==> flow/design.v <==
`timescale 1ns / 1ps
module gauss1d #(
    parameter DATA_WIDTH = 14
)(
    input wire clk,
    input wire rst_n,
    input wire in_window_valid,
    input wire [DATA_WIDTH*5-1:0] in_window_value,
    output reg [4+DATA_WIDTH-1:0] out_event_value,
    output reg out_event_valid
    );
always @(posedge clk or negedge rst_n) begin
    if(~rst_n) begin
        out_event_value <= 0;
        out_event_valid <= 0;
    end
    else begin
        if(in_window_valid == 1) begin
            out_event_value <= in_window_value[DATA_WIDTH*0+DATA_WIDTH-1:DATA_WIDTH*0] + 4*in_window_value[DATA_WIDTH*1+DATA_WIDTH-1:DATA_WIDTH*1] + 6*in_window_value[DATA_WIDTH*2+DATA_WIDTH-1:DATA_WIDTH*2] + 4*in_window_value[DATA_WIDTH*3+DATA_WIDTH-1:DATA_WIDTH*3] + in_window_value[DATA_WIDTH*4+DATA_WIDTH-1:DATA_WIDTH*4];
            out_event_valid <= 1;
        end
        else begin
            out_event_value <= 0;
            out_event_valid <= 0;
        end
    end
end
endmodule
`timescale 1ns / 1ps
module gauss5 #(
    parameter DATA_WIDTH = 14
)(
    input wire clk,
    input wire rst_n,
    input wire [DATA_WIDTH*5*5-1:0] in_window_value,
    input wire in_window_valid,
    input wire [15:0] in_window_addr,
    input wire ready_for_new_event,      
    output reg [8+DATA_WIDTH-1:0] out_event_value,
    output reg out_event_valid,
    output reg [15:0] out_event_addr,
    output wire window_req               
    );
assign window_req = ready_for_new_event;
wire out_event_valid_0;
wire [DATA_WIDTH+4-1:0] out_event_value_0;
gauss1d #(
    .DATA_WIDTH(DATA_WIDTH)
) gauss1d_inst_0 (
    .clk(clk),
    .rst_n(rst_n),
    .in_window_valid(in_window_valid),
    .in_window_value(in_window_value[DATA_WIDTH*5*1-1:DATA_WIDTH*5*0]),
    .out_event_value(out_event_value_0),
    .out_event_valid(out_event_valid_0)
    );
wire out_event_valid_1;
wire [DATA_WIDTH+4-1:0] out_event_value_1;
gauss1d #(
    .DATA_WIDTH(DATA_WIDTH)
) gauss1d_inst_1 (
    .clk(clk),
    .rst_n(rst_n),
    .in_window_valid(in_window_valid),
    .in_window_value(in_window_value[DATA_WIDTH*5*2-1:DATA_WIDTH*5*1]),
    .out_event_value(out_event_value_1),
    .out_event_valid(out_event_valid_1)
    );
wire out_event_valid_2;
wire [DATA_WIDTH+4-1:0] out_event_value_2;
gauss1d #(
    .DATA_WIDTH(DATA_WIDTH)
) gauss1d_inst_2 (
    .clk(clk),
    .rst_n(rst_n),
    .in_window_valid(in_window_valid),
    .in_window_value(in_window_value[DATA_WIDTH*5*3-1:DATA_WIDTH*5*2]),
    .out_event_value(out_event_value_2),
    .out_event_valid(out_event_valid_2)
    );
wire out_event_valid_3;
wire [DATA_WIDTH+4-1:0] out_event_value_3;
gauss1d #(
    .DATA_WIDTH(DATA_WIDTH)
) gauss1d_inst_3 (
    .clk(clk),
    .rst_n(rst_n),
    .in_window_valid(in_window_valid),
    .in_window_value(in_window_value[DATA_WIDTH*5*4-1:DATA_WIDTH*5*3]),
    .out_event_value(out_event_value_3),
    .out_event_valid(out_event_valid_3)
    );
wire out_event_valid_4;
wire [DATA_WIDTH+4-1:0] out_event_value_4;
gauss1d #(
    .DATA_WIDTH(DATA_WIDTH)
) gauss1d_inst_4 (
    .clk(clk),
    .rst_n(rst_n),
    .in_window_valid(in_window_valid),
    .in_window_value(in_window_value[DATA_WIDTH*5*5-1:DATA_WIDTH*5*4]),
    .out_event_value(out_event_value_4),
    .out_event_valid(out_event_valid_4)
    );
always @(posedge clk or negedge rst_n) begin
    if(~rst_n) begin
        out_event_value <= 0;
        out_event_valid <= 0;
        out_event_addr <= 0;
    end
    else begin
        if(out_event_valid_0 == 1 && out_event_valid_1 == 1 && out_event_valid_2 == 1 && out_event_valid_3 == 1 && out_event_valid_4 == 1) begin
            out_event_value <= out_event_value_0 + 4*out_event_value_1 + 6*out_event_value_2 + 4*out_event_value_3 + out_event_value_4;
            out_event_valid <= 1;
            out_event_addr <= in_window_addr;
        end
        else begin
            out_event_value <= 0;
            out_event_valid <= 0;
            out_event_addr <= 0;
        end
    end
end
endmodule
# Reports on gauss5

Tool output for the design above, in the order of the flow.
Line numbers count from 1 in the design file above.
Library cell names are shortened.
A cell with -- has no value.

Design top: gauss5
Clock input: clk
Library: sky130hd
Corner: tt_025C_1v80

# After elaboration

Yosys after proc, flatten, opt, wreduce and memory -nomap, before mapping. Enables and synchronous resets that opt folds into registers are not counted as muxes. Memory bits, and registers merged into a memory's read port (data or address), are not among the register bits. Print and check cells are not counted. Equal cells are merged and count once.

$mul: 6
$add $sub $neg: 24
Muxes and demuxes: 9

Operators by type and width:

| cell                                               | count |
| multiplier 2 x 14 -> 16 bit (first input constant) | 5 |
| adder 18 x 14 -> 18 bit                            | 5 |
| adder 18 x 16 -> 18 bit                            | 5 |
| adder 18 bit                                       | 5 |
| 2-to-1 mux 18 bit                                  | 5 |
| adder 14 x 16 -> 17 bit                            | 5 |
| multiplier 2 x 18 -> 20 bit (first input constant) | 1 |
| adder 21 x 21 -> 22 bit                            | 1 |
| adder 22 x 18 -> 22 bit                            | 1 |
| adder 22 x 20 -> 22 bit                            | 1 |
| 2-to-1 mux 22 bit                                  | 1 |
| adder 18 x 20 -> 21 bit                            | 1 |
| 2-to-1 mux 16 bit                                  | 1 |
| 2-to-1 mux 1 bit                                   | 2 |

Elaborated cells: 48
Input bits: 370
Register bits after elaboration: 130
Output and inout bits: 40

# Longest topological paths

Yosys ltp: most cells in a row. Word level: on the elaborated netlist, between registers, memories and ports. Mapped: between sequential cells and ports; inverters and the memories' decode and read muxes count.

Word-level depth: 5
ABC_AREA: 0
Mapped depth: 22
Gate-level depth less buffers: 22

# Synthesis result

Yosys stat after the flow's synthesis: flattened, memories mapped to cells. It holds for the ABC_AREA given above (unset counts as 0); a run with the other value may have another netlist.

Sequential part of the area: 0.0032531 mm2
Cell area after synthesis: 0.0187405 mm2
Cell count: 1,954
Flip-flops: 130
Buffer cells: 18

Cell types:

| type     | count | area in all (um2) |
| fa_1     | 209   | 4.18E+03 |
| ha_1     | 269   | 3.37E+03 |
| dfrtp_1  | 130   | 3,253.12 |
| xnor2_1  | 117   | 1.02E+03 |
| a21oi_1  | 139   | 695.667 |
| nor2_1   | 177   | 664.387 |
| inv_1    | 159   | 596.822 |
| a21o_1   | 77    | 578.054 |
| o21ai_0  | 115   | 575.552 |
| xor2_1   | 64    | 560.538 |
| and2_1   | 47    | 294.032 |
| a211oi_1 | 37    | 277.766 |
| nand2_1  | 71    | 266.506 |
| o21a_1   | 28    | 210.202 |
| nor3_1   | 34    | 170.163 |
| o21bai_1 | 22    | 165.158 |
| nand2b_1 | 22    | 137.632 |
| nand3_1  | 23    | 115.11 |

Not listed: further types 50, cells in them 214.
By module: a second synthesis without flattening, with its own total; a netlist apart from the flattened one above.

Cells (unflattened synthesis): 2,184
Area (unflattened synthesis): 0.0201856 mm2

Rows give one instance, submodules left out.

By module:

| module                  | seq. area (mm2) | instances | area (mm2) | cells |
| gauss1d (DATA_WIDTH=14) | 0.0004755       | 5         | 0.0031768  | 347 |
| gauss5                  | 0.0009759       | 1         | 0.0043016  | 449 |

# Worst setup path after synthesis

OpenSTA on the mapped netlist: ideal clock, no wires. The path of least setup slack (recovery checks aside). Input and output delay are each 20% of the period. Register names are those of the netlist, which keeps one name where synthesis merged equal registers.

Path kind: input -> register
Start point: input port in_window_value[98]
End point: register gauss1d_inst_1.out_event_value[17]
Data arrival time: 6,354 ps
Setup time: 128 ps
Path buffers: 0
Required time: 11,572 ps
Delay of the path: 4,142 ps
Launch time at the first pin: 2,340 ps
Driving pins on the path: 17
External input delay: 2,340 ps
Clock period: 11,700 ps
Setup slack: 5,218 ps
Period reached after synthesis: 6,482 ps

"delay of the path" = arrival - input delay + setup time.
"driving pins on the path" counts driving pins, that of a launching flip-flop among them; a cell with two outputs on the path counts twice.
"period reached after synthesis" = period - worst setup slack (recovery checks aside). The figure is calculated, with input and output delays left at 20% of the set period.
The rows between start and end are the longest chain of elaborated cells between them; the timing report does not say that the signal goes this way. Where chains are equally long, one stands for them.
Each line given opens the expression or statement behind the cell; cells for indexed reads and writes are added by Yosys, which also makes memories of some case tables.
A register here has more assigning lines than the two given.

Cells stage by stage: ha_1 -> fa_1 -> a21o_1 -> a21oi_1 -> o21a_1 -> o21ai_0 -> a31o_2 -> a21oi_1 -> xnor2_1 -> fa_1 -> fa_1 -> ha_1 -> and3_1 -> and3b_1 -> a211oi_1 -> o21ai_0 -> mux2i_1
Cells in the longest elaborated chain: 5
Elaborated cells on any way between the ends: 5
Source lines of those cells: 2
Those cells by class: add/sub (3); mul (1); mux (1)

RTL lines, path post-synthesis:

| what                        | RTL line | RTL |
| from (decl)                 | 35       | `input wire [DATA_WIDTH*5*5-1:0] in_window_value,` |
| multiplier 2 x 14 -> 16 bit | 19       | `out_event_value <= in_window_value[DATA_WIDTH*0+DATA_WIDTH-1:DATA_WIDTH*0] + 4*in_window_value[DATA_WIDTH*1+DA ...` |
| adder 18 bit                | 19       |  |
| adder 18 x 16 -> 18 bit     | 19       |  |
| adder 18 x 14 -> 18 bit     | 19       |  |
| 2-to-1 mux 18 bit           | 18       | `if(in_window_valid == 1) begin` |
| to (assign)                 | 14       | `out_event_value <= 0;` |
| to (assign)                 | 19       |  |
| to (decl)                   | 9        | `output reg [4+DATA_WIDTH-1:0] out_event_value,` |

# Path in the finished layout

Path of least setup slack in the final report of stored run 1 (OpenROAD, finished layout, wires in). Where an end is a register, its clock arrival counts in the times.
The report prints the path's times to 10 ps; the period is as set.

Path kind: input -> register
Start point: input port in_window_value[99]
End point: register gauss1d_inst_1.out_event_value[17]
Setup time: 120 ps
Launch time at the first pin: 1,320 ps
Setup slack: 600 ps
Driving pins on the path: 18
External input delay: 1,320 ps
Path buffers: 1
Required time: 6,880 ps
Clock period: 6,580 ps
Data arrival time: 6,280 ps

The rows between start and end are the longest chain of elaborated cells between them; the timing report does not say that the signal goes this way. Where chains are equally long, one stands for them.
A register here has more assigning lines than the two given.

Cells stage by stage: clkdlybuf4s50_1 -> ha_1 -> fa_1 -> a21o_1 -> a21oi_1 -> o21a_1 -> o21ai_0 -> a31o_2 -> a21oi_1 -> xnor2_1 -> fa_1 -> fa_1 -> ha_1 -> and3_1 -> and3b_1 -> a211oi_1 -> o21ai_0 -> mux2i_1
Cells in the longest elaborated chain: 5
Elaborated cells on any way between the ends: 5
Source lines of those cells: 2
Those cells by class: add/sub (3); mul (1); mux (1)

RTL lines, path post-layout:

| what                        | RTL line | RTL |
| from (decl)                 | 35       | `input wire [DATA_WIDTH*5*5-1:0] in_window_value,` |
| multiplier 2 x 14 -> 16 bit | 19       | `out_event_value <= in_window_value[DATA_WIDTH*0+DATA_WIDTH-1:DATA_WIDTH*0] + 4*in_window_value[DATA_WIDTH*1+DA ...` |
| adder 18 bit                | 19       |  |
| adder 18 x 16 -> 18 bit     | 19       |  |
| adder 18 x 14 -> 18 bit     | 19       |  |
| 2-to-1 mux 18 bit           | 18       | `if(in_window_valid == 1) begin` |
| to (assign)                 | 14       | `out_event_value <= 0;` |
| to (assign)                 | 19       |  |
| to (decl)                   | 9        | `output reg [4+DATA_WIDTH-1:0] out_event_value,` |

Measured data: module gauss5, platform sky130hd, 2 stored runs of the flow under differing settings, order arbitrary. Input and output delays are each 20% of the period that was set; the output load is 0.01 pF.
"achieved clock period": clock period set for the run, less the worst setup slack. It is reckoned from that one timing run; input and output delays stay at 20% of the period that was set.
"worst setup path time": the worst setup path's part of the clock period (all of it between registers, 20% less for each end at a port) less its slack. A launch clock that arrives late makes it longer, a capture clock that arrives late makes it shorter.
"worst setup path time" is known to 10 ps.
Settings: n/a = not set for that run.

| setting or result                   | stored run 1      | stored run 2         |
| period_ns                           | 6.58              | 6.07                 |
| CORE_UTILIZATION                    | 50                | 40                   |
| SETUP_SLACK_MARGIN                  | 0.43              | 1.15                 |
| PLACE_DENSITY_LB_ADDON              | 0.16              | n/a                  |
| CORE_ASPECT_RATIO                   | 0.75              | n/a                  |
| CORE_MARGIN                         | 6                 | 2                    |
| CELL_PAD_IN_SITES_DETAIL_PLACEMENT  | 0                 | n/a                  |
| TNS_END_PERCENT                     | 40                | n/a                  |
| CTS_CLUSTER_SIZE                    | 95                | n/a                  |
| MIN_ROUTING_LAYER                   | met2              | n/a                  |
| CAP_MARGIN                          | 20                | 20                   |
| SLEW_MARGIN                         | 20                | 20                   |
| utilization (%)                     | 66.3              | 60.5                 |
| final setup TNS (ps)                | 0                 | 0                    |
| worst setup slack after layout (ps) | 603               | 595                  |
| post-synthesis cell area (mm2)      | 0.0187405         | 0.0187405            |
| achieved clock period (ps)          | 5,977             | 5,475                |
| worst hold slack (ps)               | 567               | 580                  |
| full die area (mm2)                 | 0.0423189         | 0.0485982            |
| worst setup path time (ps)          | 4,660             | 5,480                |
| worst path kind                     | input -> register | register -> register |
