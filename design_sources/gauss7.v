==> flow/design.v <==
`timescale 1ns / 1ps
module gauss1d7 #(
    parameter DATA_WIDTH = 14
)(
    input wire clk,
    input wire rst_n,
    input wire in_window_valid,
    input wire [DATA_WIDTH*7-1:0] in_window_value,
    output reg [6+DATA_WIDTH-1:0] out_event_value,
    output reg out_event_valid
    );
always @(posedge clk or negedge rst_n) begin
    if(~rst_n) begin
        out_event_value <= 0;
        out_event_valid <= 0;
    end
    else begin
        if(in_window_valid == 1) begin
            out_event_value <= in_window_value[DATA_WIDTH*0+DATA_WIDTH-1:DATA_WIDTH*0] + 8*in_window_value[DATA_WIDTH*1+DATA_WIDTH-1:DATA_WIDTH*1] + 14*in_window_value[DATA_WIDTH*2+DATA_WIDTH-1:DATA_WIDTH*2] + 18*in_window_value[DATA_WIDTH*3+DATA_WIDTH-1:DATA_WIDTH*3] + 14*in_window_value[DATA_WIDTH*4+DATA_WIDTH-1:DATA_WIDTH*4] + 8*in_window_value[DATA_WIDTH*5+DATA_WIDTH-1:DATA_WIDTH*5] + in_window_value[DATA_WIDTH*6+DATA_WIDTH-1:DATA_WIDTH*6];
            out_event_valid <= 1;
        end
        else begin
            out_event_value <= 0;
            out_event_valid <= 0;
        end
    end
end
endmodule
`timescale 1ns / 1ps
module gauss7 #(
    parameter DATA_WIDTH = 14
)(
    input wire clk,
    input wire rst_n,
    input wire [DATA_WIDTH*7*7-1:0] in_window_value,
    input wire in_window_valid,
    input wire [15:0] in_window_addr,
    input wire ready_for_new_event,      
    output reg [12+DATA_WIDTH-1:0] out_event_value,
    output reg out_event_valid,
    output reg [15:0] out_event_addr,
    output wire window_req               
    );
assign window_req = ready_for_new_event;
wire out_event_valid_0;
wire [DATA_WIDTH+6-1:0] out_event_value_0;
gauss1d7 #(
    .DATA_WIDTH(DATA_WIDTH)
) gauss1d7_inst_0 (
    .clk(clk),
    .rst_n(rst_n),
    .in_window_valid(in_window_valid),
    .in_window_value(in_window_value[DATA_WIDTH*7*1-1:DATA_WIDTH*7*0]),
    .out_event_value(out_event_value_0),
    .out_event_valid(out_event_valid_0)
    );
wire out_event_valid_1;
wire [DATA_WIDTH+6-1:0] out_event_value_1;
gauss1d7 #(
    .DATA_WIDTH(DATA_WIDTH)
) gauss1d7_inst_1 (
    .clk(clk),
    .rst_n(rst_n),
    .in_window_valid(in_window_valid),
    .in_window_value(in_window_value[DATA_WIDTH*7*2-1:DATA_WIDTH*7*1]),
    .out_event_value(out_event_value_1),
    .out_event_valid(out_event_valid_1)
    );
wire out_event_valid_2;
wire [DATA_WIDTH+6-1:0] out_event_value_2;
gauss1d7 #(
    .DATA_WIDTH(DATA_WIDTH)
) gauss1d7_inst_2 (
    .clk(clk),
    .rst_n(rst_n),
    .in_window_valid(in_window_valid),
    .in_window_value(in_window_value[DATA_WIDTH*7*3-1:DATA_WIDTH*7*2]),
    .out_event_value(out_event_value_2),
    .out_event_valid(out_event_valid_2)
    );
wire out_event_valid_3;
wire [DATA_WIDTH+6-1:0] out_event_value_3;
gauss1d7 #(
    .DATA_WIDTH(DATA_WIDTH)
) gauss1d7_inst_3 (
    .clk(clk),
    .rst_n(rst_n),
    .in_window_valid(in_window_valid),
    .in_window_value(in_window_value[DATA_WIDTH*7*4-1:DATA_WIDTH*7*3]),
    .out_event_value(out_event_value_3),
    .out_event_valid(out_event_valid_3)
    );
wire out_event_valid_4;
wire [DATA_WIDTH+6-1:0] out_event_value_4;
gauss1d7 #(
    .DATA_WIDTH(DATA_WIDTH)
) gauss1d7_inst_4 (
    .clk(clk),
    .rst_n(rst_n),
    .in_window_valid(in_window_valid),
    .in_window_value(in_window_value[DATA_WIDTH*7*5-1:DATA_WIDTH*7*4]),
    .out_event_value(out_event_value_4),
    .out_event_valid(out_event_valid_4)
    );
wire out_event_valid_5;
wire [DATA_WIDTH+6-1:0] out_event_value_5;
gauss1d7 #(
    .DATA_WIDTH(DATA_WIDTH)
) gauss1d7_inst_5 (
    .clk(clk),
    .rst_n(rst_n),
    .in_window_valid(in_window_valid),
    .in_window_value(in_window_value[DATA_WIDTH*7*6-1:DATA_WIDTH*7*5]),
    .out_event_value(out_event_value_5),
    .out_event_valid(out_event_valid_5)
    );
wire out_event_valid_6;
wire [DATA_WIDTH+6-1:0] out_event_value_6;
gauss1d7 #(
    .DATA_WIDTH(DATA_WIDTH)
) gauss1d7_inst_6 (
    .clk(clk),
    .rst_n(rst_n),
    .in_window_valid(in_window_valid),
    .in_window_value(in_window_value[DATA_WIDTH*7*7-1:DATA_WIDTH*7*6]),
    .out_event_value(out_event_value_6),
    .out_event_valid(out_event_valid_6)
    );
always @(posedge clk or negedge rst_n) begin
    if(~rst_n) begin
        out_event_value <= 0;
        out_event_valid <= 0;
        out_event_addr <= 0;
    end
    else begin
        if(out_event_valid_0 == 1 && out_event_valid_1 == 1 && out_event_valid_2 == 1 && out_event_valid_3 == 1 && out_event_valid_4 == 1 && out_event_valid_5 == 1 && out_event_valid_6 == 1) begin
            out_event_value <= out_event_value_0 + 8*out_event_value_1 + 14*out_event_value_2 + 18*out_event_value_3 + 14*out_event_value_4 + 8*out_event_value_5 + out_event_value_6;
            out_event_valid <= 1;
            out_event_addr <= in_window_addr;
        end
        else begin
            out_event_value <= 0;
            out_event_valid <= 0;
            out_event_addr <= 0;
        end
    end
end
endmodule
# Reports on gauss7
# What the tools print for gauss7, step after step.
# Lines are those of the file above, counted from 1.
# Cell names lack the library's common part.
# Not given: -
# inputs
top	gauss7
clock	clk
cell_library	sky130hd
corner	tt_025C_1v80

# Word-level counts
# Source: Yosys, flattened and elaborated, memories not mapped. Widths are those after wreduce; folded enables and synchronous resets count as part of the registers. Registers that Yosys merges into a memory's read port (data or address) are not register bits. Print and check cells do not count. Equal cells are merged and count once.
# op_classes
addsub	48
n_mul	24
muxes	11
# ops
cell	count
multiplier 3 x 14 -> 17 bit (first input constant)	14
multiplier 4 x 14 -> 18 bit (first input constant)	7
adder 20 bit	21
adder 20 x 14 -> 20 bit	7
adder 20 x 17 -> 20 bit	7
2-to-1 mux 20 bit	7
multiplier 3 x 20 -> 23 bit (first input constant)	2
adder 14 x 17 -> 18 bit	7
multiplier 4 x 20 -> 24 bit (first input constant)	1
adder 25 x 25 -> 26 bit	1
adder 26 x 20 -> 26 bit	1
adder 26 x 23 -> 26 bit	1
adder 26 x 24 -> 26 bit	1
2-to-1 mux 26 bit	1
adder 24 x 24 -> 25 bit	1
adder 20 x 23 -> 24 bit	1
2-to-1 mux 16 bit	1
2-to-1 mux 1 bit	2
# word_totals
wordCells	94
register_bits	184
output_inout_bits	44
in_bits	706

# Depth
# Depth = most cells in a row (Yosys ltp): at word level without a register or memory, in the mapped netlist without a sequential cell, where the memories' decode and read muxes count.
# logic_depth
word_depth	7
ABC_AREA	0
ltp_mapped	25
ltp_nobuf	25

# Netlist
# Yosys stat after the flow's synthesis: flattened, memories mapped to cells. It holds for the ABC_AREA given above (unset counts as 0); a run with the other value may have another netlist.
# The area totals of this step are shown rounded.
# mapped
seq_area_mm2	0.004604
ffs	184
area_mm2	0.04896
buf_cells	31
cell_count	5128
# by_type
cell	count	type_area_um2
fa_1	795	1.59E+04
ha_1	720	9008.64
dfrtp_1	184	4.6E+03
inv_1	851	3.19E+03
xnor2_1	234	2.05E+03
xor2_1	196	1.72E+03
a21oi_1	334	1.67E+03
o21ai_0	225	1126.08
a21o_1	124	930.893
nor2_1	240	900.864
and2_1	137	857.072
nand2_1	174	653.126
o21a_1	78	585.562
nand2b_1	68	425.408
nor2b_1	60	375.36
nor3_1	74	370.355
o21bai_1	49	367.853
nand3_1	69	345.331
# Not listed: further types 57, cells in them 516.
# The figures by module come from a second, unflattened synthesis with its own total; it is not the netlist above.
# unflattened
hier_cells	5247
hier_area_mm2	0.0502
# Each row is one instance without its submodules.
# by_module
module	n_inst	cells	area_mm2	mod_seq_area_mm2
gauss1d7 (DATA_WIDTH=14)	7	621	0.005928	0.0005255
gauss7	1	900	0.008705	0.001076

# Path before layout
# Source: OpenSTA report_checks on the synthesized netlist (no wires, ideal clock, input and output delay 20% of the period each), path of least setup slack; recovery checks are left aside. Register names are those of the netlist, which keeps one name where synthesis merged equal registers.
# synth_path
path_kind	input to register
startpoint	in in_window_value[518]
endpoint	reg gauss1d7_inst_5.out_event_value[19]
in_delay_ns	1.548
stages	21
t_first_pin_ns	1.548
arrival_ns	7.007
delay_ns	5.538
setup_ns	0.079
clock_period_ns	7.74
slack_ns	0.653
path_buffers	0
t_required_ns	7.661
period_less_setup_slack_ns	7.087
# "delay_ns" is the arrival time less input delay plus setup time.
# "stages": output pins that drive a net of the path, with the launching flip-flop's if there is one; two outputs of one cell count as two.
# "period_less_setup_slack_ns" = period - worst setup slack (recovery checks aside). The figure is calculated, with input and output delays left at 20% of the set period.
# The rows between start and end are the longest chain of elaborated cells between them; the timing report does not say that the signal goes this way. Where chains are equally long, one stands for them.
# Each line given opens the expression or statement behind the cell; cells for indexed reads and writes are added by Yosys, which also makes memories of some case tables.
# At most two assigning lines are given for a register; there are more.
# synth_via
path_cell_list	fa_1 > ha_1 > fa_1 > a21o_1 > a21oi_1 > nor2b_1 > o31a_1 > o22a_1 > xnor2_1 > fa_1 > fa_1 > fa_1 > inv_1 > ha_1 > a21o_2 > a211o_2 > a31o_1 > a221o_1 > a21o_1 > a21oi_2 > mux2i_1
elab_chain_cells	7
cone_cells	7
lines_between	2
classes_between	5 x add/sub; 1 x mul; 1 x mux
# synth_lines
item	line_no	rtl
start: declaration	35	input wire [DATA_WIDTH*7*7-1:0] in_window_value,
multiplier 3 x 14 -> 17 bit	19	out_event_value <= in_window_value[DATA_WIDTH*0+DATA_WIDTH-1:DATA_WIDTH*0] + 8*in_window_value[DATA_WIDTH*1+DA ...
adder 20 bit (3 in a row)	19
adder 20 x 17 -> 20 bit	19
adder 20 x 14 -> 20 bit	19
2-to-1 mux 20 bit	18	if(in_window_valid == 1) begin
end: assignment	14	out_event_value <= 0;
end: assignment	19
end: declaration	9	output reg [6+DATA_WIDTH-1:0] out_event_value,

# Timing after layout
# Path of least setup slack in the final report of record 1 (OpenROAD, finished layout, wires in). Where an end is a register, its clock arrival counts in the times.
# layout_path
path_kind	input to register
startpoint	in in_window_value[519]
endpoint	reg gauss1d7_inst_5.out_event_value[19]
arrival_ns	7.05
stages	21
in_delay_ns	1.54
t_required_ns	8.10
path_buffers	1
clock_period_ns	7.71
t_first_pin_ns	1.54
setup_ns	0.07
slack_ns	1.05
# The rows between start and end are the longest chain of elaborated cells between them; the timing report does not say that the signal goes this way. Where chains are equally long, one stands for them.
# At most two assigning lines are given for a register; there are more.
# layout_via
path_cell_list	buf_8 > fa_1 > ha_2 > fa_2 > a21o_1 > a21oi_2 > nor2b_2 > o31a_1 > a21o_1 > fa_1 > fa_2 > fa_1 > inv_1 > ha_2 > or4_4 > o21bai_4 > a31o_1 > a221o_1 > a21o_1 > a21oi_2 > mux2i_1
elab_chain_cells	7
cone_cells	7
lines_between	2
classes_between	5 x add/sub; 1 x mul; 1 x mux
# layout_lines
item	line_no	rtl
start: declaration	35	input wire [DATA_WIDTH*7*7-1:0] in_window_value,
multiplier 3 x 14 -> 17 bit	19	out_event_value <= in_window_value[DATA_WIDTH*0+DATA_WIDTH-1:DATA_WIDTH*0] + 8*in_window_value[DATA_WIDTH*1+DA ...
adder 20 bit (3 in a row)	19
adder 20 x 17 -> 20 bit	19
adder 20 x 14 -> 20 bit	19
2-to-1 mux 20 bit	18	if(in_window_valid == 1) begin
end: assignment	14	out_event_value <= 0;
end: assignment	19
end: declaration	9	output reg [6+DATA_WIDTH-1:0] out_event_value,

# Design gauss7 on sky130hd. What follows are 2 stored runs of the flow, each under its own settings; their order means nothing. The constraints put input and output delay at 20% of the set period each and load the outputs with 0.01 pF.
# "period_reached_ns": clock period set for the run, less the worst setup slack. It is reckoned from that one timing run; input and output delays stay at 20% of the period that was set.
# By "worst_path_time_ns" is meant the share of the clock period that the worst setup path is allowed (20% is reserved at inputs, 20% at outputs), minus its slack. Clock arrival times at its registers enter into it.
# Results are given in rounded form.
# Among the settings, . means not set for that run.
# Results: . = not shown.
stored run	period_ns	CORE_UTILIZATION	SETUP_SLACK_MARGIN	PLACE_DENSITY	CORE_ASPECT_RATIO	TNS_END_PERCENT	CTS_CLUSTER_DIAMETER	CAP_MARGIN	MAX_ROUTING_LAYER	CORE_MARGIN	SLEW_MARGIN	CELL_PAD_IN_SITES_GLOBAL_PLACEMENT	CELL_PAD_IN_SITES_DETAIL_PLACEMENT	ABC_AREA	GPL_TIMING_DRIVEN	GPL_ROUTABILITY_DRIVEN	worst_hold_slack_ns	worst_path_time_ns	worst_setup_path_type	worstSetupSlack_ns	design.die.area_mm2	period_reached_ns	layout_stdcell_area_mm2	finish.utilization_frac	total_negative_slack_ns	synth_chip_area_mm2
record 1	7.71	45	1.88	0.51	0.95	70	183	15	met4	2	20	.	.	.	.	.	0.579	5.12	input to register	1.049	0.1114	6.661	0.06447	0.599	0.000	0.04896
record 2	9.98	56	2.62	.	.	.	.	5	.	4	30	2	2	1	0	1	.	.	.	.	.	.	.	.	.	.
# Record 2: stopped before the end: placement reported GPL-0301
