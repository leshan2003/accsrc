==> flow/design.v <==
`timescale 1ns / 1ps
module max5 #(
    parameter DATA_WIDTH = 46
)(
    input wire clk,
    input wire rst_n,
    input wire [DATA_WIDTH*5-1:0] in_window_value,
    input wire in_window_valid,
    output reg out_max_value,
    output reg ifmiddle,
    output reg out_max_valid
    );
wire [DATA_WIDTH-1:0] value0, value1, value2, value3, value4;
assign value0 = in_window_value[DATA_WIDTH*0+DATA_WIDTH-1:DATA_WIDTH*0];
assign value1 = in_window_value[DATA_WIDTH*1+DATA_WIDTH-1:DATA_WIDTH*1];
assign value2 = in_window_value[DATA_WIDTH*2+DATA_WIDTH-1:DATA_WIDTH*2];
assign value3 = in_window_value[DATA_WIDTH*3+DATA_WIDTH-1:DATA_WIDTH*3];
assign value4 = in_window_value[DATA_WIDTH*4+DATA_WIDTH-1:DATA_WIDTH*4];
always @(posedge clk or negedge rst_n) begin
    if(~rst_n) begin
        out_max_valid <= 0;
        out_max_value <= 0;
        ifmiddle <= 0;
    end
    else begin
        if(in_window_valid) begin
            if(value0 >= value1 && value0 >= value2 && value0 >= value3 && value0 >= value4) begin
                out_max_value <= value0;
                ifmiddle <= 0;
                out_max_valid <= 1;
            end
            else if(value1 >= value0 && value1 >= value2 && value1 >= value3 && value1 >= value4) begin
                out_max_value <= value1;
                ifmiddle <= 0;
                out_max_valid <= 1;
            end
            else if(value2 >= value0 && value2 >= value1 && value2 >= value3 && value2 >= value4) begin
                out_max_value <= value2;
                ifmiddle <= 1;
                out_max_valid <= 1;
            end
            else if(value3 >= value0 && value3 >= value1 && value3 >= value2 && value3 >= value4) begin
                out_max_value <= value3;
                ifmiddle <= 0;
                out_max_valid <= 1;
            end
            else begin
                out_max_value <= value4;
                ifmiddle <= 0;
                out_max_valid <= 1;
            end
        end
        else begin
            out_max_valid <= 0;
            out_max_value <= 0;
            ifmiddle <= 0;
        end
    end
end
endmodule
`timescale 1ns / 1ps
module nms5 #(
    parameter DATA_WIDTH = 46
)(
    input wire clk,
    input wire rst_n,
    input wire [DATA_WIDTH*5*5-1:0] in_window_value,
    input wire in_window_valid,
    input wire [15:0] in_window_addr,
    input wire ready_for_new_feature,        
    input wire threshold,
    output reg out_isfeature,
    output reg [15:0] out_feature_addr,
    output reg out_feature_valid,
    output wire window_req                   
    );
assign window_req = ready_for_new_feature;
wire [DATA_WIDTH-1:0] out_max_value_0, out_max_value_1, out_max_value_2, out_max_value_3, out_max_value_4;
wire ifmiddle_0, ifmiddle_1, ifmiddle_2, ifmiddle_3, ifmiddle_4, out_max_valid_0, out_max_valid_1, out_max_valid_2, out_max_valid_3, out_max_valid_4;
max5 #(
    .DATA_WIDTH(DATA_WIDTH)
) max5_inst_0 (
    .clk(clk),
    .rst_n(rst_n),
    .in_window_value(in_window_value[DATA_WIDTH*5*0+DATA_WIDTH*5-1:DATA_WIDTH*5*0]),
    .in_window_valid(in_window_valid),
    .out_max_value(out_max_value_0),
    .ifmiddle(ifmiddle_0),
    .out_max_valid(out_max_valid_0)
    );
max5 #(
    .DATA_WIDTH(DATA_WIDTH)
) max5_inst_1 (
    .clk(clk),
    .rst_n(rst_n),
    .in_window_value(in_window_value[DATA_WIDTH*5*1+DATA_WIDTH*5-1:DATA_WIDTH*5*1]),
    .in_window_valid(in_window_valid),
    .out_max_value(out_max_value_1),
    .ifmiddle(ifmiddle_1),
    .out_max_valid(out_max_valid_1)
    );
max5 #(
    .DATA_WIDTH(DATA_WIDTH)
) max5_inst_2 (
    .clk(clk),
    .rst_n(rst_n),
    .in_window_value(in_window_value[DATA_WIDTH*5*2+DATA_WIDTH*5-1:DATA_WIDTH*5*2]),
    .in_window_valid(in_window_valid),
    .out_max_value(out_max_value_2),
    .ifmiddle(ifmiddle_2),
    .out_max_valid(out_max_valid_2)
    );
max5 #(
    .DATA_WIDTH(DATA_WIDTH)
) max5_inst_3 (
    .clk(clk),
    .rst_n(rst_n),
    .in_window_value(in_window_value[DATA_WIDTH*5*3+DATA_WIDTH*5-1:DATA_WIDTH*5*3]),
    .in_window_valid(in_window_valid),
    .out_max_value(out_max_value_3),
    .ifmiddle(ifmiddle_3),
    .out_max_valid(out_max_valid_3)
    );
max5 #(
    .DATA_WIDTH(DATA_WIDTH)
) max5_inst_4 (
    .clk(clk),
    .rst_n(rst_n),
    .in_window_value(in_window_value[DATA_WIDTH*5*4+DATA_WIDTH*5-1:DATA_WIDTH*5*4]),
    .in_window_valid(in_window_valid),
    .out_max_value(out_max_value_4),
    .ifmiddle(ifmiddle_4),
    .out_max_valid(out_max_valid_4)
    );
always @(posedge clk or negedge rst_n) begin
    if(~rst_n) begin
        out_isfeature <= 0;
        out_feature_addr <= 0;
        out_feature_valid <= 0;
    end
    else begin
        if(out_max_valid_0 == 1 && out_max_valid_1 == 1 && out_max_valid_2 == 1 && out_max_valid_3 == 1 && out_max_valid_4 == 1) begin
            out_feature_addr <= in_window_addr;
            if(ifmiddle_2 == 0) begin
                out_isfeature <= 0;
                out_feature_valid <= 1;
            end
            else begin
                if(out_max_value_2 < threshold) begin
                    out_isfeature <= 0;
                    out_feature_valid <= 1;
                end
                else begin
                    if(out_max_value_2 >= out_max_value_0 && out_max_value_2 >= out_max_value_1 && out_max_value_2 >= out_max_value_3 && out_max_value_2 >= out_max_value_4) begin
                        out_isfeature <= 1;
                        out_feature_valid <= 1;
                    end
                    else begin
                        out_isfeature <= 0;
                        out_feature_valid <= 1;
                    end
                end
            end
        end
        else begin
            out_isfeature <= 0;
            out_feature_addr <= 0;
            out_feature_valid <= 0;
        end
    end
end
endmodule
From RTL to reports: nms5
What the tools print for nms5, step after step.
Lines are those of the file above, counted from 1.
Cell names lack the library's common part.
The mark n/a stands for no value.
- top: nms5
- clock port: clk
- standard-cell library: sky130hd
- library corner: tt_025C_1v80

Word-level counts
Counts by Yosys on the flattened word-level netlist (proc, flatten, opt, wreduce; memories kept). Register bits leave out memories and registers merged into their read ports (data or address); mux counts leave out enables and synchronous resets folded into registers. Print and check cells are left out. Cells with the same type and inputs are merged into one.
- noted add/sub/neg operators: 0
- noted multipliers: 0
- divide/modulo/power cells at 0
- magnitude comparators at 85
- equality and inequality tests at 0
- shift operators at 0
- mux-type cells: 36
- bitwise logic cells: 0
- noted reduce/logical cells: 63
- operator list (operator ; count):
    46-bit greater-or-equal comparator ; 80
    1-bit logical AND ; 63
    1-bit two-way mux ; 35
    16-bit two-way mux ; 1
    1-bit greater-or-equal comparator ; 4
    1-bit < comparator ; 1
- register bits after elaboration: 25
- bits in latches: 0
- RAM bits: 0
- ROM bits at 0
- word width x clocked read ports at 0
- memories kept: 0
- input bits at 1171
- noted output and inout bits: 19
- cells after elaboration at 194

Logic depth
Longest topological path by Yosys (ltp), each cell counted once; first at word level (registers and memories cut), then after technology mapping (sequential cells cut; the memories' decode and read muxes count).
- depth after elaboration at 9
- ABC_AREA at 0
- noted gate-level depth with buffers: 12
- mapped depth without buffers: 12

After synthesis
Yosys stat after the flow's synthesis: flattened, memories mapped to cells. It holds for the ABC_AREA given above (unset counts as 0); a run with the other value may have another netlist.
- cell types (cell type ; count ; area in all (um^2)):
    ha_1 ; 2300 ; 28777.6
    inv_1 ; 1056 ; 3.96E+03
    a21oi_1 ; 749 ; 3.75E+03
    nand4_1 ; 438 ; 2.74E+03
    a21o_1 ; 309 ; 2.32E+03
    o21ai_0 ; 334 ; 1.67E+03
    nand2_1 ; 398 ; 1.49E+03
    nor2_1 ; 234 ; 878.342
    nand3_1 ; 167 ; 835.802
    a211oi_1 ; 89 ; 668.141
    dfrtp_1 ; 25 ; 625.6
    nor3_1 ; 103 ; 515.494
    nor4_1 ; 80 ; 500.48
    nor2b_1 ; 77 ; 481.712
    o211ai_1 ; 63 ; 472.954
    a221oi_1 ; 49 ; 429.162
    and4_1 ; 39 ; 341.578
    o21a_1 ; 43 ; 322.81
Other cell types: 61; their cells: 422.
- cells in the netlist at 6975
- noted mapped area: 0.0541119 mm^2
- sequential area: 0.0006256 mm^2
- noted mapped flip-flops: 25
- buffer cells at 2
By module: a second synthesis without flattening, with its own total; a netlist apart from the flattened one above.
- cell total of the unflattened synthesis at 7057
- noted area total of the unflattened synthesis: 0.0545861 mm^2
Rows give one instance, submodules left out.
- modules (module ; instances ; cells ; area (mm^2) ; seq. area (mm^2)):
    max5 (DATA_WIDTH=46) ; 5 ; 1403 ; 0.0107979 ; 0.0000751
    nms5 ; 1 ; 42 ; 0.0005968 ; 0.0004504

Timing after synthesis
Source: OpenSTA report_checks on the synthesized netlist (no wires, ideal clock, input and output delay 20% of the period each), path of least setup slack; recovery checks are left aside. Register names are those of the netlist, which keeps one name where synthesis merged equal registers.
- kind: input to register
- start: in in_window_value[177]
- end: reg max5_inst_0.out_max_value
- clock period: 4.45 ns
- input delay: 0.890 ns
- noted library setup time: 0.138 ns
- noted time at the first pin: 0.890 ns
- noted arrival: 3.337 ns
- required time at 4.312 ns
- path slack: 0.975 ns
- delay of the path: 2.585 ns
- stages on the path at 12
- path buffers: 0
- synthesis period reached at 3.475 ns
"delay of the path" = arrival - input delay + setup time.
"stages on the path": output pins that drive a net of the path, with the launching flip-flop's if there is one; two outputs of one cell count as two.
"synthesis period reached" is the clock period less the worst setup slack; recovery checks do not enter. This is arithmetic on one report: input and output delays are still those of the set period (20% each).
The rows between start and end are the longest chain of elaborated cells between them; the timing report does not say that the signal goes this way. Where chains are equally long, one stands for them.
A line is the first line of the expression or statement that the cell stems from. Yosys adds cells for indexed reads and writes and turns some case tables into memories.
At most two assigning lines are given for a register; there are more.
- path through: inv_1 -> ha_1 -> nand4_1 -> or4_4 -> nor4b_4 -> inv_2 -> nor4_2 -> a21oi_1 -> nor4_2 -> mux2_1 -> o211ai_1 -> a221oi_2
- cells in the longest elaborated chain at 9
- elaborated cells between the ends (all ways): 21
- source lines of those cells at 5
- classes of those cells: 7 x compare; 5 x mux; 9 x reduce/logical
- RTL lines, path after synthesis (item ; RTL line ; source):
    start: declaration ; 67 ; input wire [DATA_WIDTH*5*5-1:0] in_window_value,
    46-bit greater-or-equal comparator ; 42 ; else if(value3 >= value0 && value3 >= value1 && value3 >= value2 && value3 >= value4) begin
    1-bit logical AND x3 ; 42 ;
    1-bit two-way mux ; 42 ;
    1-bit two-way mux ; 37 ; else if(value2 >= value0 && value2 >= value1 && value2 >= value3 && value2 >= value4) begin
    1-bit two-way mux ; 32 ; else if(value1 >= value0 && value1 >= value2 && value1 >= value3 && value1 >= value4) begin
    1-bit two-way mux ; 27 ; if(value0 >= value1 && value0 >= value2 && value0 >= value3 && value0 >= value4) begin
    1-bit two-way mux ; 26 ; if(in_window_valid) begin
    end: assignment ; 28 ; out_max_value <= value0;
    end: assignment ; 33 ; out_max_value <= value1;
    end: declaration ; 9 ; output reg out_max_value,

--- runs ---
nms5 on sky130hd: 2 stored runs with different settings, listed in no order. Input and output delays are each 20% of the period that was set; the output load is 0.01 pF.

Flow run 1

==> flow/run.sh <==
#!/bin/bash
# the make line also repeats the synthesis and layout settings of config.mk as NAME=value (left out here)
make -C /OpenROAD-flow-scripts/flow DESIGN_CONFIG=/design/flow/config.mk WORK_HOME=/design/flow/orfs CLKGATE_MAP_FILE= finish
==> flow/config.mk <==
export PLATFORM = sky130hd
export DESIGN_NAME = nms5
export DESIGN_NICKNAME = nms5
export VERILOG_FILES = /design/flow/design.v
export SDC_FILE = /design/flow/constraint.sdc
export NUM_CORES = 4
export LEC_CHECK = 0
export CAP_MARGIN = 30
export CORE_MARGIN = 7
export CORE_UTILIZATION = 60
export CTS_CLUSTER_DIAMETER = 107
export GPL_ROUTABILITY_DRIVEN = 1
export MAX_ROUTING_LAYER = met4
export MIN_ROUTING_LAYER = met2
export PLACE_DENSITY_LB_ADDON = 0.25
export SETUP_SLACK_MARGIN = 0.19
export SLEW_MARGIN = 25
export TNS_END_PERCENT = 65
==> flow/constraint.sdc <==
create_clock -name core_clock -period 3.15 [get_ports {clk}]
set_input_delay 0.6300 -clock core_clock [delete_from_list [all_inputs] [get_ports {clk}]]
set_output_delay 0.6300 -clock core_clock [all_outputs]
set_load 0.01 [all_outputs]

Flow run 1: unfinished; error PPL-0024 in placement.

Flow run 2

==> flow/run.sh <==
#!/bin/bash
# the make line also repeats the synthesis and layout settings of config.mk as NAME=value (left out here)
make -C /OpenROAD-flow-scripts/flow DESIGN_CONFIG=/design/flow/config.mk WORK_HOME=/design/flow/orfs CLKGATE_MAP_FILE= finish
==> flow/config.mk <==
export PLATFORM = sky130hd
export DESIGN_NAME = nms5
export DESIGN_NICKNAME = nms5
export VERILOG_FILES = /design/flow/design.v
export SDC_FILE = /design/flow/constraint.sdc
export NUM_CORES = 4
export LEC_CHECK = 0
export CAP_MARGIN = 5
export CELL_PAD_IN_SITES_GLOBAL_PLACEMENT = 2
export CORE_MARGIN = 2
export CORE_UTILIZATION = 52
export GPL_ROUTABILITY_DRIVEN = 0
export MAX_ROUTING_LAYER = met4
export PLACE_DENSITY_LB_ADDON = 0.09
export SETUP_SLACK_MARGIN = 1.55
export SLEW_MARGIN = 25
export TNS_END_PERCENT = 30
==> flow/constraint.sdc <==
create_clock -name core_clock -period 5.9 [get_ports {clk}]
set_input_delay 1.1800 -clock core_clock [delete_from_list [all_inputs] [get_ports {clk}]]
set_output_delay 1.1800 -clock core_clock [all_outputs]
set_load 0.01 [all_outputs]

Flow run 2: unfinished; error PPL-0024 in placement.
--- end ---
